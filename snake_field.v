==> flow/design.v <==
module possible_apple
#(
    parameter    SIZE_X = 8'd10,
    parameter    SIZE_Y = 8'd10,
    parameter    FIELD_SIZE = (SIZE_X * SIZE_Y) * 2'd3,
    parameter    SBITS = $clog2(SIZE_X * SIZE_Y)
)
(
    input   wire    [SBITS-1:0] 		seed,
    input   wire 	[FIELD_SIZE-1:0]    field,
    output  wire    [SBITS-1:0] apple_pos
);
wire [SBITS-1:0] sets_seed [SIZE_X * SIZE_Y - 1:0];
assign sets_seed[0] = SIZE_X * SIZE_Y - 1;
genvar Gi;
generate for (Gi = 1; Gi < SIZE_X * SIZE_Y; Gi = Gi + 1)
begin: loop1
    assign sets_seed[Gi] = (field[(Gi + 1) * 3 - 1:Gi * 3] == 3'd0) ? Gi : sets_seed[Gi - 1];
end
endgenerate
assign apple_pos = sets_seed[seed];
endmodule
module snake_field
#(
    parameter    SIZE_X = 8'd10,
    parameter    SIZE_Y = 8'd10,
    parameter    FIELD_SIZE = (SIZE_X * SIZE_Y) * 2'd3,
    parameter    SBITS = $clog2(SIZE_X * SIZE_Y)
)
(
    input   wire                clk,
    input   wire                rst,
    input   wire                start,
    input   wire                step,
    input   wire    [1:0]       snake_dir,
    input   wire    [SBITS-1:0] seed,
    output  reg [FIELD_SIZE-1:0]    field,
    output  wire [SBITS-1:0] apple_pos
);
localparam XBITS = $clog2(SIZE_X);
localparam YBITS = $clog2(SIZE_Y);
reg [XBITS-1:0] tail_pos_x;
reg [YBITS-1:0] tail_pos_y;
reg [XBITS-1:0] head_pos_x;
reg [YBITS-1:0] head_pos_y;
reg [1:0] true_dir;
localparam POSBITS = $clog2(FIELD_SIZE);
wire [POSBITS-1:0] tail_pos = (tail_pos_y * SIZE_X + tail_pos_x) * 2'd3;
wire [POSBITS-1:0] head_pos = (head_pos_y * SIZE_X + head_pos_x) * 2'd3;
wire [POSBITS-1:0] head_pos_u = ((head_pos_y - 1'd1) * SIZE_X + head_pos_x) * 2'd3;
wire [POSBITS-1:0] head_pos_d = ((head_pos_y + 1'd1) * SIZE_X + head_pos_x) * 2'd3;
wire [POSBITS-1:0] head_pos_r = (head_pos_y * SIZE_X + head_pos_x + 1'd1) * 2'd3;
wire [POSBITS-1:0] head_pos_l = (head_pos_y * SIZE_X + head_pos_x - 1'd1) * 2'd3;
wire [2:0] tail_cell = {field[tail_pos + 2'd2], field[tail_pos + 1'd1], field[tail_pos]};
wire [2:0] head_cell = {field[head_pos + 2'd2], field[head_pos + 1'd1], field[head_pos]};
wire [2:0] head_cell_u = {field[head_pos_u + 2'd2], field[head_pos_u + 1'd1], field[head_pos_u]};
wire [2:0] head_cell_d = {field[head_pos_d + 2'd2], field[head_pos_d + 1'd1], field[head_pos_d]};
wire [2:0] head_cell_r = {field[head_pos_r + 2'd2], field[head_pos_r + 1'd1], field[head_pos_r]};
wire [2:0] head_cell_l = {field[head_pos_l + 2'd2], field[head_pos_l + 1'd1], field[head_pos_l]};
wire apple_was_eaten = (((true_dir == 2'd0) & (head_cell_u == 3'd5) & (head_pos_u != tail_pos)) |
                        ((true_dir == 2'd1) & (head_cell_r == 3'd5) & (head_pos_r != tail_pos)) |
                        ((true_dir == 2'd2) & (head_cell_d == 3'd5) & (head_pos_d != tail_pos)) |
                        ((true_dir == 2'd3) & (head_cell_l == 3'd5) & (head_pos_l != tail_pos)));
wire eat_yourself = (true_dir == 2'd0) & (head_cell_u != 3'd0) & (head_cell_u != 3'd5) |
                    (true_dir == 2'd1) & (head_cell_r != 3'd0) & (head_cell_r != 3'd5) |
                    (true_dir == 2'd2) & (head_cell_d != 3'd0) & (head_cell_d != 3'd5) |
                    (true_dir == 2'd3) & (head_cell_l != 3'd0) & (head_cell_l != 3'd5);
wire bump_in_wall = ((true_dir == 2'd0) & (head_pos_y == {YBITS{1'd0}})) |
                    ((true_dir == 2'd1) & (head_pos_x == SIZE_X-1'd1))   |
                    ((true_dir == 2'd2) & (head_pos_y == SIZE_Y-1'd1))   |
                    ((true_dir == 2'd3) & (head_pos_x == {XBITS{1'd0}}));
wire alive = ~(eat_yourself | bump_in_wall);
possible_apple
#(
    .SIZE_X     (SIZE_X),
    .SIZE_Y     (SIZE_Y)
) possible_apple
(
    .seed       (seed),
    .field      (field),
    .apple_pos  (apple_pos)
);
integer ix;
integer iy;
localparam APPLE_POS_X = 5;
localparam APPLE_POS_Y = 5;
localparam APP_POS = (APPLE_POS_Y * SIZE_X + APPLE_POS_X) * 3;
always @(posedge clk)
begin
    if (rst)
    begin
        tail_pos_x <= {XBITS{1'b0}};
        tail_pos_y <= {XBITS{1'b0}};
        head_pos_x <= {XBITS{1'b0}};
        head_pos_y <= {XBITS{1'b0}};
        field <= {FIELD_SIZE{1'b0}};
        true_dir <= 2'd0;
    end
    else if (start)
    begin
        {field[APP_POS + 2'd2], field[APP_POS + 1'd1], field[APP_POS]} <= 3'd5;
        for (iy = 0; iy < SIZE_Y; iy = iy + 1'd1)
        begin
            for (ix = 0; ix < SIZE_X; ix = ix + 1'd1)
            begin
                if (!((ix == APPLE_POS_X) & (iy == APPLE_POS_Y)))
                begin
                    {field[(iy * SIZE_X + ix) * 2'd3 + 2'd2],
                     field[(iy * SIZE_X + ix) * 2'd3 + 1'd1],
                     field[(iy * SIZE_X + ix) * 2'd3]} <= ((1'd0 < ix) & (ix < 4'd5) & (iy == 1'd1)) ? 3'd2 : 3'd0;
                end
            end
        end
        tail_pos_x <= 1'd1;
        tail_pos_y <= 1'd1;
        head_pos_x <= 4'd4;
        head_pos_y <= 1'd1;
        true_dir <= 2'd1;
    end
    else if (step & alive)
    begin
        true_dir <= ((true_dir ^ snake_dir) == 2'd2) ? true_dir : snake_dir;
        {field[head_pos + 2'd2], field[head_pos + 1'd1], field[head_pos]} <= true_dir + 1'd1;
        if (true_dir == 2'd0)            
        begin
            head_pos_y <= head_pos_y - 1'd1;
            {field[head_pos_u + 2'd2], field[head_pos_u + 1'd1], field[head_pos_u]} <= 3'd1;
        end
        else if (true_dir == 2'd1)       
        begin
            head_pos_x <= head_pos_x + 1'd1;
            {field[head_pos_r + 2'd2], field[head_pos_r + 1'd1], field[head_pos_r]} <= 3'd2;
        end
        else if (true_dir == 2'd2)       
        begin
            head_pos_y <= head_pos_y + 1'd1;
            {field[head_pos_d + 2'd2], field[head_pos_d + 1'd1], field[head_pos_d]} <= 3'd3;
        end
        else if (true_dir == 2'd3)       
        begin
            head_pos_x <= head_pos_x - 1'd1;
            {field[head_pos_l + 2'd2], field[head_pos_l + 1'd1], field[head_pos_l]} <= 3'd4;
        end
        if (apple_was_eaten)
        begin  
            {field[apple_pos * 2'd3 + 2'd2], field[apple_pos * 2'd3 + 1'd1], field[apple_pos * 2'd3]} <= 3'd5;
        end
        else
        begin  
            if (tail_cell == 3'd1)
                tail_pos_y <= tail_pos_y - 1'd1;
            else if (tail_cell == 3'd2)
                tail_pos_x <= tail_pos_x + 1'd1;
            else if (tail_cell == 3'd3)
                tail_pos_y <= tail_pos_y + 1'd1;
            else if (tail_cell == 3'd4)
                tail_pos_x <= tail_pos_x - 1'd1;
            {field[tail_pos + 2'd2], field[tail_pos + 1'd1], field[tail_pos]} <= 3'd0;
        end
    end
end
endmodule
Step by step through the tools: snake_field
What the tools print for snake_field, step after step.
Line numbers count from 1 in the design file above.
{"block": "setup", "top": "snake_field", "clk_port": "clk", "library": "sky130hd", "lib_corner": "tt_025C_1v80"}

Word level
Counts by Yosys on the flattened word-level netlist (proc, flatten, opt, wreduce; memories kept). Register bits leave out memories and registers merged into their read ports (data or address); mux counts leave out enables and synchronous resets folded into registers. Print and check cells are left out. Cells with the same type and inputs are merged into one.
{"block": "word_totals", "ff_bits": 1, "inputBits": 13, "output_inout_bits": 51, "word_cells": 109}
{"block": "classes", "eq_ne": 99, "mux": 5, "reduce_logical": 4}
{"block": "op_table", "op": "7-bit equality test with constant B", "count": 36}
{"block": "op_table", "op": "7-bit by 6-bit equality test with 1-bit output with constant B", "count": 32}
{"block": "op_table", "op": "7-bit by 5-bit equality test with 1-bit output with constant B", "count": 16}
{"block": "op_table", "op": "7-bit case mux with 15-bit select", "count": 1}
{"block": "op_table", "op": "86-bit OR reduction", "count": 1}
{"block": "op_table", "op": "7-bit by 4-bit equality test with 1-bit output with constant B", "count": 8}
{"block": "op_table", "op": "7-bit by 3-bit equality test with 1-bit output with constant B", "count": 4}
{"block": "op_table", "op": "7-bit 2-to-1 mux", "count": 3}
{"block": "op_table", "op": "7-bit by 2-bit equality test with 1-bit output with constant B", "count": 2}
{"block": "op_table", "op": "7-bit by 1-bit equality test with 1-bit output with constant B", "count": 1}
{"block": "op_table", "op": "7-bit zero test", "count": 1}
{"block": "op_table", "op": "3-bit zero test", "count": 2}
{"block": "op_table", "op": "1-bit 2-to-1 mux", "count": 1}

Longest topological paths
Longest topological path by Yosys (ltp), each cell counted once; first at word level (registers and memories cut), then after technology mapping (sequential cells cut; the memories' decode and read muxes count).
{"block": "depth", "ltp_word": 6, "ABC_AREA": 0, "ltp_mapped": 5, "mapped_depth_nobuf": 3}

Mapped cells and area
The flow's flattened synthesis, as Yosys stat reports it; memories are mapped. The netlist is that of the ABC_AREA named above (0 if unset); the other value can give another one.
The area totals of this step are shown rounded.
{"block": "by_type", "type": "sky130_fd_sc_hd__buf_4", "count": 45, "area_total_um2": 337.824}
{"block": "by_type", "type": "sky130_fd_sc_hd__dfxtp_1", "count": 1, "area_total_um2": 20.019}
{"block": "by_type", "type": "sky130_fd_sc_hd__nor2_1", "count": 5, "area_total_um2": 18.768}
{"block": "by_type", "type": "sky130_fd_sc_hd__o21a_1", "count": 2, "area_total_um2": 15.014}
{"block": "by_type", "type": "sky130_fd_sc_hd__nor4_2", "count": 1, "area_total_um2": 12.512}
{"block": "by_type", "type": "sky130_fd_sc_hd__buf_6", "count": 1, "area_total_um2": 11.261}
{"block": "by_type", "type": "sky130_fd_sc_hd__o311a_2", "count": 1, "area_total_um2": 11.261}
{"block": "by_type", "type": "sky130_fd_sc_hd__a21oi_1", "count": 2, "area_total_um2": 10.01}
{"block": "by_type", "type": "sky130_fd_sc_hd__nor3_1", "count": 2, "area_total_um2": 10.01}
{"block": "by_type", "type": "sky130_fd_sc_hd__o21ai_1", "count": 2, "area_total_um2": 10.01}
{"block": "by_type", "type": "sky130_fd_sc_hd__o22a_1", "count": 1, "area_total_um2": 8.758}
{"block": "by_type", "type": "sky130_fd_sc_hd__o311ai_0", "count": 1, "area_total_um2": 8.758}
{"block": "by_type", "type": "sky130_fd_sc_hd__and3_1", "count": 1, "area_total_um2": 6.256}
{"block": "by_type", "type": "sky130_fd_sc_hd__nand2b_1", "count": 1, "area_total_um2": 6.256}
{"block": "by_type", "type": "sky130_fd_sc_hd__o22ai_1", "count": 1, "area_total_um2": 6.256}
{"block": "by_type", "type": "sky130_fd_sc_hd__or3_1", "count": 1, "area_total_um2": 6.256}
{"block": "by_type", "type": "sky130_fd_sc_hd__buf_1", "count": 1, "area_total_um2": 3.754}
{"block": "by_type", "type": "sky130_fd_sc_hd__clkbuf_1", "count": 1, "area_total_um2": 3.754}
Not listed: further types 2, cells in them 2.
{"block": "mapped", "stdcells": 72, "area_um2": 514.2, "sequential_area_um2": 20.0, "ffs": 1, "buf_cells": 48}
By module: a second synthesis without flattening, with its own total; a netlist apart from the flattened one above.
{"block": "unflattened", "cells_unflattened": 170, "hier_area_um2": 1149}
Each row is one instance without its submodules.
{"block": "modules", "mod": "possible_apple #(SIZE_X=10, SIZE_Y=10)", "n_inst": 1, "cells": 124, "mod_area_um2": 792.0, "seq_area_um2": 0.0}
{"block": "modules", "mod": "snake_field", "n_inst": 1, "cells": 46, "mod_area_um2": 356.6, "seq_area_um2": 20.0}

Timing after synthesis
OpenSTA on the mapped netlist: ideal clock, no wires. The path of least setup slack (recovery checks aside). Input and output delay are each 20% of the period. Register names are those of the netlist, which keeps one name where synthesis merged equal registers.
{"block": "synth_timing", "kind": "in2out", "start": "in seed[6]", "end": "out apple_pos[6]", "clock_period_ns": 3.31, "input_delay_ns": 0.662, "out_delay_ns": 0.662, "t_first_pin_ns": 0.662, "arrival_ns": 1.588, "required_time_ns": 2.648, "path_slack_ns": 1.060, "delay_ns": 0.926, "stages": 4, "n_path_buf": 2, "synth_period_reached_ns": 2.25}
"delay_ns" = arrival - input delay + setup time.
A path that ends at an output port has no setup time.
"stages": output pins that drive a net of the path, with the launching flip-flop's if there is one; two outputs of one cell count as two.
"synth_period_reached_ns" is the clock period less the worst setup slack; recovery checks do not enter. This is arithmetic on one report: input and output delays are still those of the set period (20% each).
Between the ends stands the longest chain of elaborated cells between them, by number of cells; it is not shown to be the way that was timed. Of several equally long chains one is given.
Each line given opens the expression or statement behind the cell; cells for indexed reads and writes are added by Yosys, which also makes memories of some case tables.
{"block": "synth_between", "cell_sequence": "sky130_fd_sc_hd__or3_1 -> sky130_fd_sc_hd__buf_6 -> sky130_fd_sc_hd__o21ai_1 -> sky130_fd_sc_hd__buf_4", "elab_chain_len": 3, "cone_cells": 102, "cone_lines": 1, "classes_between": "eq/ne (99); mux (1); reduce/logical (2)"}
{"block": "synth_lines", "element": "start: declaration", "line": 36, "source": "input   wire    [SBITS-1:0] seed,"}
{"block": "synth_lines", "element": "7-bit by 4-bit equality test with 1-bit output", "line": 21, "source": "assign apple_pos = sets_seed[seed];"}
{"block": "synth_lines", "element": "86-bit OR reduction"}
{"block": "synth_lines", "element": "7-bit case mux with 15-bit select", "line": 21}
{"block": "synth_lines", "element": "end: declaration", "line": 38, "source": "output  wire [SBITS-1:0] apple_pos"}
Some nets on the timed path still bear RTL names; the line given drives or declares the net.
{"block": "synth_nets", "net": "apple_pos[5]", "line": 21}

Timing after layout
From the final timing report of flow run 1: the path of least setup slack in the routed layout; clock arrival at registers is part of the times.
{"block": "layout_timing", "kind": "in2out", "start": "in seed[5]", "end": "out apple_pos[0]", "clock_period_ns": 2.45, "input_delay_ns": 0.49, "out_delay_ns": 0.49, "t_first_pin_ns": 0.49, "arrival_ns": 1.98, "required_time_ns": 1.96, "path_slack_ns": -0.02, "stages": 5, "n_path_buf": 2}
Between the ends stands the longest chain of elaborated cells between them, by number of cells; it is not shown to be the way that was timed. Of several equally long chains one is given.
{"block": "layout_between", "cell_sequence": "sky130_fd_sc_hd__clkdlybuf4s50_1 -> sky130_fd_sc_hd__or3_4 -> sky130_fd_sc_hd__o21a_1 -> sky130_fd_sc_hd__o21ai_1 -> sky130_fd_sc_hd__clkdlybuf4s15_1", "elab_chain_len": 3, "cone_cells": 102, "cone_lines": 1, "classes_between": "eq/ne (99); mux (1); reduce/logical (2)"}
{"block": "layout_lines", "element": "start: declaration", "line": 36, "source": "input   wire    [SBITS-1:0] seed,"}
{"block": "layout_lines", "element": "7-bit by 4-bit equality test with 1-bit output", "line": 21, "source": "assign apple_pos = sets_seed[seed];"}
{"block": "layout_lines", "element": "86-bit OR reduction"}
{"block": "layout_lines", "element": "7-bit case mux with 15-bit select", "line": 21}
{"block": "layout_lines", "element": "end: declaration", "line": 38, "source": "output  wire [SBITS-1:0] apple_pos"}

Hand-over note for snake_field

Measured data: module snake_field, platform sky130hd, 2 stored runs of the flow under differing settings, order arbitrary. Input and output delays are each 20% of the period that was set; the output load is 0.01 pF.
"achieved_period_ns" = clock period - worst setup slack. The figure is calculated, with input and output delays left at 20% of the set period.
"worst_setup_path_time_ns" = time allowed to the worst setup path (clock period - input delay - output delay, where it has them) - its slack; a late launch clock adds to it, a late capture clock takes from it.
"total_power_uw" is the tool's figure for a default switching activity; nothing was simulated.
Values from the reports are rounded here.

Flow run 1
==> flow/run.sh <==
#!/bin/bash
# the make line also repeats the synthesis and layout settings of config.mk as NAME=value (left out here)
make -C /OpenROAD-flow-scripts/flow DESIGN_CONFIG=/design/flow/config.mk WORK_HOME=/design/flow/orfs CLKGATE_MAP_FILE= finish
==> flow/config.mk <==
export PLATFORM = sky130hd
export DESIGN_NAME = snake_field
export DESIGN_NICKNAME = snake_field
export VERILOG_FILES = /design/flow/design.v
export SDC_FILE = /design/flow/constraint.sdc
export NUM_CORES = 4
export LEC_CHECK = 0
export CAP_MARGIN = 20
export CELL_PAD_IN_SITES_GLOBAL_PLACEMENT = 2
export CORE_MARGIN = 2
export CORE_UTILIZATION = 16
export CTS_CLUSTER_DIAMETER = 311
export GPL_TIMING_DRIVEN = 1
export MIN_ROUTING_LAYER = met2
export PLACE_DENSITY_LB_ADDON = 0.22
export SETUP_SLACK_MARGIN = -0.11
export SLEW_MARGIN = 20
export TNS_END_PERCENT = 10
==> flow/constraint.sdc <==
create_clock -name core_clock -period 2.45 [get_ports {clk}]
set_input_delay 0.4900 -clock core_clock [delete_from_list [all_inputs] [get_ports {clk}]]
set_output_delay 0.4900 -clock core_clock [all_outputs]
set_load 0.01 [all_outputs]

==> results of flow run 1, as JSON <==
{
  "worst_setup_path_time_ns": 1.49,
  "worst_setup_path_type": "in2out",
  "util_pct": 21.4,
  "design.die.area_um2": 3683,
  "ws_setup_ns": -0.016,
  "setupTns_ns": -0.016,
  "hold_ws_ns": 0.571,
  "final_cell_area_um2": 653.1,
  "achieved_period_ns": 2.466,
  "synth_area_um2": 514.2,
  "total_power_uw": 127.6
}

Flow run 2
==> flow/run.sh <==
#!/bin/bash
# the make line also repeats the synthesis and layout settings of config.mk as NAME=value (left out here)
make -C /OpenROAD-flow-scripts/flow DESIGN_CONFIG=/design/flow/config.mk WORK_HOME=/design/flow/orfs CLKGATE_MAP_FILE= finish
==> flow/config.mk <==
export PLATFORM = sky130hd
export DESIGN_NAME = snake_field
export DESIGN_NICKNAME = snake_field
export VERILOG_FILES = /design/flow/design.v
export SDC_FILE = /design/flow/constraint.sdc
export NUM_CORES = 4
export LEC_CHECK = 0
export ABC_AREA = 0
export CAP_MARGIN = 20
export CORE_ASPECT_RATIO = 1.2
export CORE_MARGIN = 3
export CORE_UTILIZATION = 21
export CTS_CLUSTER_DIAMETER = 172
export CTS_CLUSTER_SIZE = 40
export GPL_TIMING_DRIVEN = 1
export MIN_ROUTING_LAYER = met1
export PLACE_DENSITY_LB_ADDON = 0.14
export SLEW_MARGIN = 20
export TNS_END_PERCENT = 45
==> flow/constraint.sdc <==
create_clock -name core_clock -period 2.41 [get_ports {clk}]
set_input_delay 0.4820 -clock core_clock [delete_from_list [all_inputs] [get_ports {clk}]]
set_output_delay 0.4820 -clock core_clock [all_outputs]
set_load 0.01 [all_outputs]

==> results of flow run 2, as JSON <==
{
  "worst_setup_path_time_ns": 1.42,
  "worst_setup_path_type": "in2out",
  "util_pct": 26.6,
  "design.die.area_um2": 3081,
  "ws_setup_ns": 0.030,
  "setupTns_ns": 0.000,
  "hold_ws_ns": 0.597,
  "final_cell_area_um2": 613.1,
  "achieved_period_ns": 2.380,
  "synth_area_um2": 514.2,
  "total_power_uw": 128.1
}

End of note.
